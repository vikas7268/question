==> flow/design.v <==
`timescale 1ns / 1ps
module counter(input clk,
               input reset,
  output reg[7:0] A, B, C, D);
reg [31:0] count;
always@(posedge clk)
begin
if(reset==1)
count <=32'b0;
else
begin
        count <=count+1;  
    A <= count[7:0];
B <= count[15:8];
C <= count[23:16];
D <= count[31:24];
end
end
endmodule
Step by step through the tools: counter
What the tools print for counter, step after step. Line numbers count from 1 in the design file above. Cell names lack the library's common part. Not given: -

Top: counter. Clock port: clk. Standard-cell library: sky130hd. Corner: tt_025C_1v80.

Word-level counts
Yosys after proc, flatten, opt, wreduce and memory -nomap, before mapping. Enables and synchronous resets that opt folds into registers are not counted as muxes. Memory bits, and registers merged into a memory's read port (data or address), are not among the register bits. Print and check cells are not counted. Equal cells are merged and count once.

Bits in registers: 64.

Under $add $sub $neg stands 1.

Operators with widths (count): adder 32 x 1 -> 32 bit with constant B (1).

Longest topological paths
Depth = most cells in a row (Yosys ltp): at word level without a register or memory, in the mapped netlist without a sequential cell, where the memories' decode and read muxes count.

The entry for depth in word-level cells reads 1. The entry for ABC_AREA reads 0. Gate-level depth with buffers: 6. The entry for gate-level depth less buffers reads 5.

Netlist
The flow's flattened synthesis, as Yosys stat reports it; memories are mapped. The netlist is that of the ABC_AREA named above (0 if unset); the other value can give another one. The area totals of this step are shown rounded.

The figure for cells in the netlist is 201. Synthesis area: 2420 um^2. The figure for sequential part of the area is 1600 um^2. The figure for mapped flip-flops is 64. Under buffers stands 10.

Cells by type: edfxtp_1 (count 32, area in all 960.922 um^2); dfxtp_1 (count 32, area in all 640.614 um^2); or4_1 (count 13, area in all 97.594 um^2); a21oi_1 (count 17, area in all 85.082 um^2); o31ai_1 (count 11, area in all 82.579 um^2); nor2_1 (count 13, area in all 48.797 um^2); xnor2_1 (count 5, area in all 43.792 um^2); nand2_1 (count 11, area in all 41.29 um^2); nand3_1 (count 8, area in all 40.038 um^2); nand4_1 (count 6, area in all 37.536 um^2); or3_1 (count 6, area in all 37.536 um^2); xor2_1 (count 4, area in all 35.034 um^2); mux2_2 (count 3, area in all 33.782 um^2); o21ai_0 (count 6, area in all 30.029 um^2); and4_1 (count 3, area in all 26.275 um^2); buf_2 (count 5, area in all 25.024 um^2); nor2b_1 (count 4, area in all 25.024 um^2); clkbuf_1 (count 5, area in all 18.768 um^2).

Not listed: further types 10, cells in them 17.

Timing after synthesis
OpenSTA on the mapped netlist: ideal clock, no wires. The path of least setup slack (recovery checks aside). Input and output delay are each 20% of the period. Register names are those of the netlist, which keeps one name where synthesis merged equal registers.

Path kind: in2reg. From: in reset. To: reg A[0]. Under period stands 3.26 ns. The entry for external input delay reads 0.652 ns. Arrival time: 1.679 ns. The entry for required time reads 2.873 ns. Setup slack: 1.193 ns. For delay of the path the number is 1.414 ns. Under stages stands 3. For path buffers the number is 2. The entry for synthesis period reached reads 2.067 ns.

"delay of the path" = arrival - input delay + setup time. "stages" counts driving pins, that of a launching flip-flop among them; a cell with two outputs on the path counts twice. "synthesis period reached" is the clock period less the worst setup slack; recovery checks do not enter. This is arithmetic on one report: input and output delays are still those of the set period (20% each).

Cell sequence: clkbuf_1 clkbuf_1 inv_1. Under length of the longest elaborated chain stands 0.

Ends and longest elaborated chain, after synthesis: from (decl) (RTL line 3) `input reset,`; to (assign) (RTL line 13) `A <= count[7:0];`; to (decl) (RTL line 4) `output reg[7:0] A, B, C, D);`.

Timing after layout
From the final timing report of record 2: the path of least setup slack in the routed layout; clock arrival at registers is part of the times.

Path kind: reg2reg. From: reg count[2]. To: reg count[21]. Under period stands 3.78 ns. Arrival time: 2.64 ns. The entry for required time reads 4.00 ns. Setup slack: 1.37 ns. Under stages stands 5. For path buffers the number is 0.

The rows between start and end are the longest chain of elaborated cells between them; the timing report does not say that the signal goes this way. Where chains are equally long, one stands for them. A line is the first line of the expression or statement that the cell stems from. Yosys adds cells for indexed reads and writes and turns some case tables into memories.

Cell sequence: dfxtp_1 nand3_2 or4_1 nor4_1 mux2_2. Under length of the longest elaborated chain stands 1.

Ends and longest elaborated chain, post-layout: from (decl) (RTL line 5) `reg [31:0] count;`; from (assign) (RTL line 9) `count <=32'b0;`; from (assign) (RTL line 12) `count <=count+1;`; adder 32 x 1 -> 32 bit (RTL line 12); to (assign) (RTL line 9); to (assign) (RTL line 12); to (decl) (RTL line 5).

Hand-over note for counter

Stored flow runs of counter (2 of them; Yosys, OpenROAD, sky130hd). They differ in their settings and are not a sequence. Constraints: input delay and output delay 20% of the set period each, output load 0.01 pF. "clock period reached" means the clock period less the worst setup slack. The figure is calculated, with input and output delays left at 20% of the set period. "time on the worst setup path" means the part of the period allowed to the worst setup path (the constraints hold back 20% at inputs and 20% at outputs) less its slack; where the path has registers, the arrival times of their clocks count too. By "total power of the final layout" is meant OpenSTA's value without simulated activity: inputs other than the clock are taken to toggle once in ten clock periods, and the tool carries that through the logic. Results are given in rounded form.

Record 1 has these settings: period_ns 1.45; CORE_UTILIZATION 60; SETUP_SLACK_MARGIN 0.41; PLACE_DENSITY_LB_ADDON 0.21; HOLD_SLACK_MARGIN 0.19; CELL_PAD_IN_SITES_DETAIL_PLACEMENT 2; CTS_CLUSTER_SIZE 43; CTS_CLUSTER_DIAMETER 67; MIN_ROUTING_LAYER met2; CAP_MARGIN 20; CORE_MARGIN 2; SLEW_MARGIN 20. Outcome: not finished: placement ended with error DPL-0033.

Record 2 has these settings: period_ns 3.78; CORE_UTILIZATION 58; PLACE_DENSITY_LB_ADDON 0.05; CORE_ASPECT_RATIO 0.56; CORE_MARGIN 6; TNS_END_PERCENT 95; GPL_TIMING_DRIVEN 1; CAP_MARGIN 20; SLEW_MARGIN 20. The total power of the final layout stands at 1.29 mW. The time on the worst setup path is 2.41 ns. Kind of the worst setup path: reg2reg. The smallest setup slack is 1.37 ns. The setup total negative slack is 0.000 ns. For the clock period reached the run shows 2.415 ns. The area of the synthesized netlist is 2420 um^2. The measured utilization of the finished layout is 0.793. The die area stands at 5940 um^2.

End of note.
