==> flow/design.v <==
`timescale 1ns / 1ps
module prob_6(input [7:0]A,
              input [7:0]B,
 input [7:0]C,
 input [7:0]D,
 input clk,
 output reg out);
 reg [7:0] L12_X1,L12_X2,L12_D,L23_X3,L23_X4;
 always @(posedge clk)
begin
L12_X1 <= B & C;      
L12_X2 <= A | B;
L12_D <= D;
end
always @(posedge clk)
     begin
         L23_X3 <= L12_X1 ^ L12_D;    
         L23_X4 <= L12_X2;
     end
always @(posedge clk)
     begin
        if(L23_X4 != L23_X3)
            out <= 1;
        else
            out<=0;
     end
endmodule 
======== Reports on prob_6 ========
The steps from the RTL of prob_6 to its reports follow in flow order.
Line numbers count from 1 in the design file above.
Operators: Yosys type, input widths -> output width; for muxes data width and select width s.
Library cell names are shortened.
Not given: n/a
design
  design top .............................. prob_6
  clock port .............................. clk
  cell library ............................ sky130hd
  library corner .......................... tt_025C_1v80

======== Word-level counts ========
Counts by Yosys on the flattened word-level netlist (proc, flatten, opt, wreduce; memories kept). Register bits leave out memories and registers merged into their read ports (data or address); mux counts leave out enables and synchronous resets folded into registers. Print and check cells are left out. Cells with the same type and inputs are merged into one.
operators by class
  multiplexer cells ....................... 1
  equality and inequality tests ........... 1
  bitwise logic cells ..................... 3
operators with widths
  operator     count
  $ne 8x8->1   1
  $and 8x8->8  1
  $or 8x8->8   1
  $xor 8x8->8  1
  $mux 1       1
bit counts
  cells after elaboration ................. 11
  bits in registers ....................... 41
  output and inout bits ................... 1
  input bits .............................. 33

======== Logic depth ========
Yosys ltp: most cells in a row. Word level: on the elaborated netlist, between registers, memories and ports. Mapped: between sequential cells and ports; inverters and the memories' decode and read muxes count.
depth
  depth in word-level cells ............... 2
  ABC_AREA ................................ 0
  gate-level depth with buffers ........... 3
  depth with buffers taken out ............ 3

======== Netlist ========
Yosys stat after the flow's synthesis: flattened, memories mapped to cells. It holds for the ABC_AREA given above (unset counts as 0); a run with the other value may have another netlist.
synthesis totals
  sequential part of the area ............. 820.8 um2
  flip-flops .............................. 41
  buffers ................................. 0
  cell area after synthesis ............... 1077.3 um2
  mapped cells ............................ 76
cell types
  cell     count  total area (um2)
  dfxtp_1  41     820.787
  xor2_1   16     140.134
  and2_1   8      50.048
  or2_2    8      50.048
  nor4_1   2      12.512
  nand2_1  1      3.754

======== Path before layout ========
Path of least setup slack by OpenSTA after synthesis, without wires, with an ideal clock, recovery checks aside; 20% of the period is set as input and as output delay. Where synthesis merged equal registers, the netlist keeps one of their names.
timing after synthesis
  path type ............................... register -> register
  start ................................... register L23_X3[5]
  end ..................................... register out
  slack ................................... 0.882 ns
  time at the first pin ................... 0.000 ns
  library setup time ...................... 0.124 ns
  path buffers ............................ 0
  data required time ...................... 1.626 ns
  driving pins on the path ................ 4
  period .................................. 1.75 ns
  arrival ................................. 0.744 ns
  delay of the path ....................... 0.868 ns
  synthesis period reached ................ 0.868 ns
"delay of the path" = arrival - input delay + setup time.
"driving pins on the path" counts driving pins, that of a launching flip-flop among them; a cell with two outputs on the path counts twice.
"synthesis period reached" is the clock period less the worst setup slack; recovery checks do not enter. This is arithmetic on one report: input and output delays are still those of the set period (20% each).
The rows between start and end are the longest chain of elaborated cells between them; the timing report does not say that the signal goes this way. Where chains are equally long, one stands for them.
A line is the first line of the expression or statement that the cell stems from. Yosys adds cells for indexed reads and writes and turns some case tables into memories.
on the way, after synthesis
  cells stage by stage .................... dfxtp_1 -> xor2_1 -> nor4_1 -> nand2_1
  length of the longest elaborated chain .. 2
  elaborated cells on any way between the ends .. 2
  source lines of those cells ............. 1
  classes of those cells .................. eq/ne (1); mux (1)
ends and longest elaborated chain, after synthesis
  what             line  source
  start, declared  8     reg [7:0] L12_X1,L12_X2,L12_D,L23_X3,L23_X4;
  start, assigned  17    L23_X3 <= L12_X1 ^ L12_D;
  $ne 8x8->1       22    if(L23_X4 != L23_X3)
  $mux 1           22
  end, assigned    23    out <= 1;
  end, assigned    25    out<=0;
  end, declared    7     output reg out);

FLOW RESULTS
============

2 stored runs of prob_6 in the flow (synthesis by Yosys, layout by OpenROAD, sky130hd cells), in arbitrary order. Constraints: input delay and output delay 20% of the set period each, output load 0.01 pF.

Flow files of record 1
==> flow/run.sh <==
#!/bin/bash
# the make line also repeats the synthesis and layout settings of config.mk as NAME=value (left out here)
make -C /OpenROAD-flow-scripts/flow DESIGN_CONFIG=/design/flow/config.mk WORK_HOME=/design/flow/orfs CLKGATE_MAP_FILE= finish
==> flow/config.mk <==
export PLATFORM = sky130hd
export DESIGN_NAME = prob_6
export DESIGN_NICKNAME = prob_6
export VERILOG_FILES = /design/flow/design.v
export SDC_FILE = /design/flow/constraint.sdc
export NUM_CORES = 4
export LEC_CHECK = 0
export CAP_MARGIN = 25
export CELL_PAD_IN_SITES_GLOBAL_PLACEMENT = 0
export CORE_MARGIN = 2
export CORE_UTILIZATION = 69
export CTS_CLUSTER_SIZE = 22
export PLACE_DENSITY = 0.68
export SLEW_MARGIN = 40
==> flow/constraint.sdc <==
create_clock -name core_clock -period 0.688 [get_ports {clk}]
set_input_delay 0.1376 -clock core_clock [delete_from_list [all_inputs] [get_ports {clk}]]
set_output_delay 0.1376 -clock core_clock [all_outputs]
set_load 0.01 [all_outputs]

report of record 1: did not finish, cts, DPL-0038

Flow files of record 2
==> flow/run.sh <==
#!/bin/bash
# the make line also repeats the synthesis and layout settings of config.mk as NAME=value (left out here)
make -C /OpenROAD-flow-scripts/flow DESIGN_CONFIG=/design/flow/config.mk WORK_HOME=/design/flow/orfs CLKGATE_MAP_FILE= finish
==> flow/config.mk <==
export PLATFORM = sky130hd
export DESIGN_NAME = prob_6
export DESIGN_NICKNAME = prob_6
export VERILOG_FILES = /design/flow/design.v
export SDC_FILE = /design/flow/constraint.sdc
export NUM_CORES = 4
export LEC_CHECK = 0
export CAP_MARGIN = 20
export CELL_PAD_IN_SITES_GLOBAL_PLACEMENT = 2
export CORE_ASPECT_RATIO = 1.19
export CORE_MARGIN = 2
export CORE_UTILIZATION = 49
export CTS_CLUSTER_DIAMETER = 212
export GPL_ROUTABILITY_DRIVEN = 0
export MIN_ROUTING_LAYER = met2
export PLACE_DENSITY = 0.41
export SETUP_SLACK_MARGIN = 0.18
export SLEW_MARGIN = 20
==> flow/constraint.sdc <==
create_clock -name core_clock -period 1.6 [get_ports {clk}]
set_input_delay 0.3200 -clock core_clock [delete_from_list [all_inputs] [get_ports {clk}]]
set_output_delay 0.3200 -clock core_clock [all_outputs]
set_load 0.01 [all_outputs]

report of record 2: did not finish, place, GPL-0301
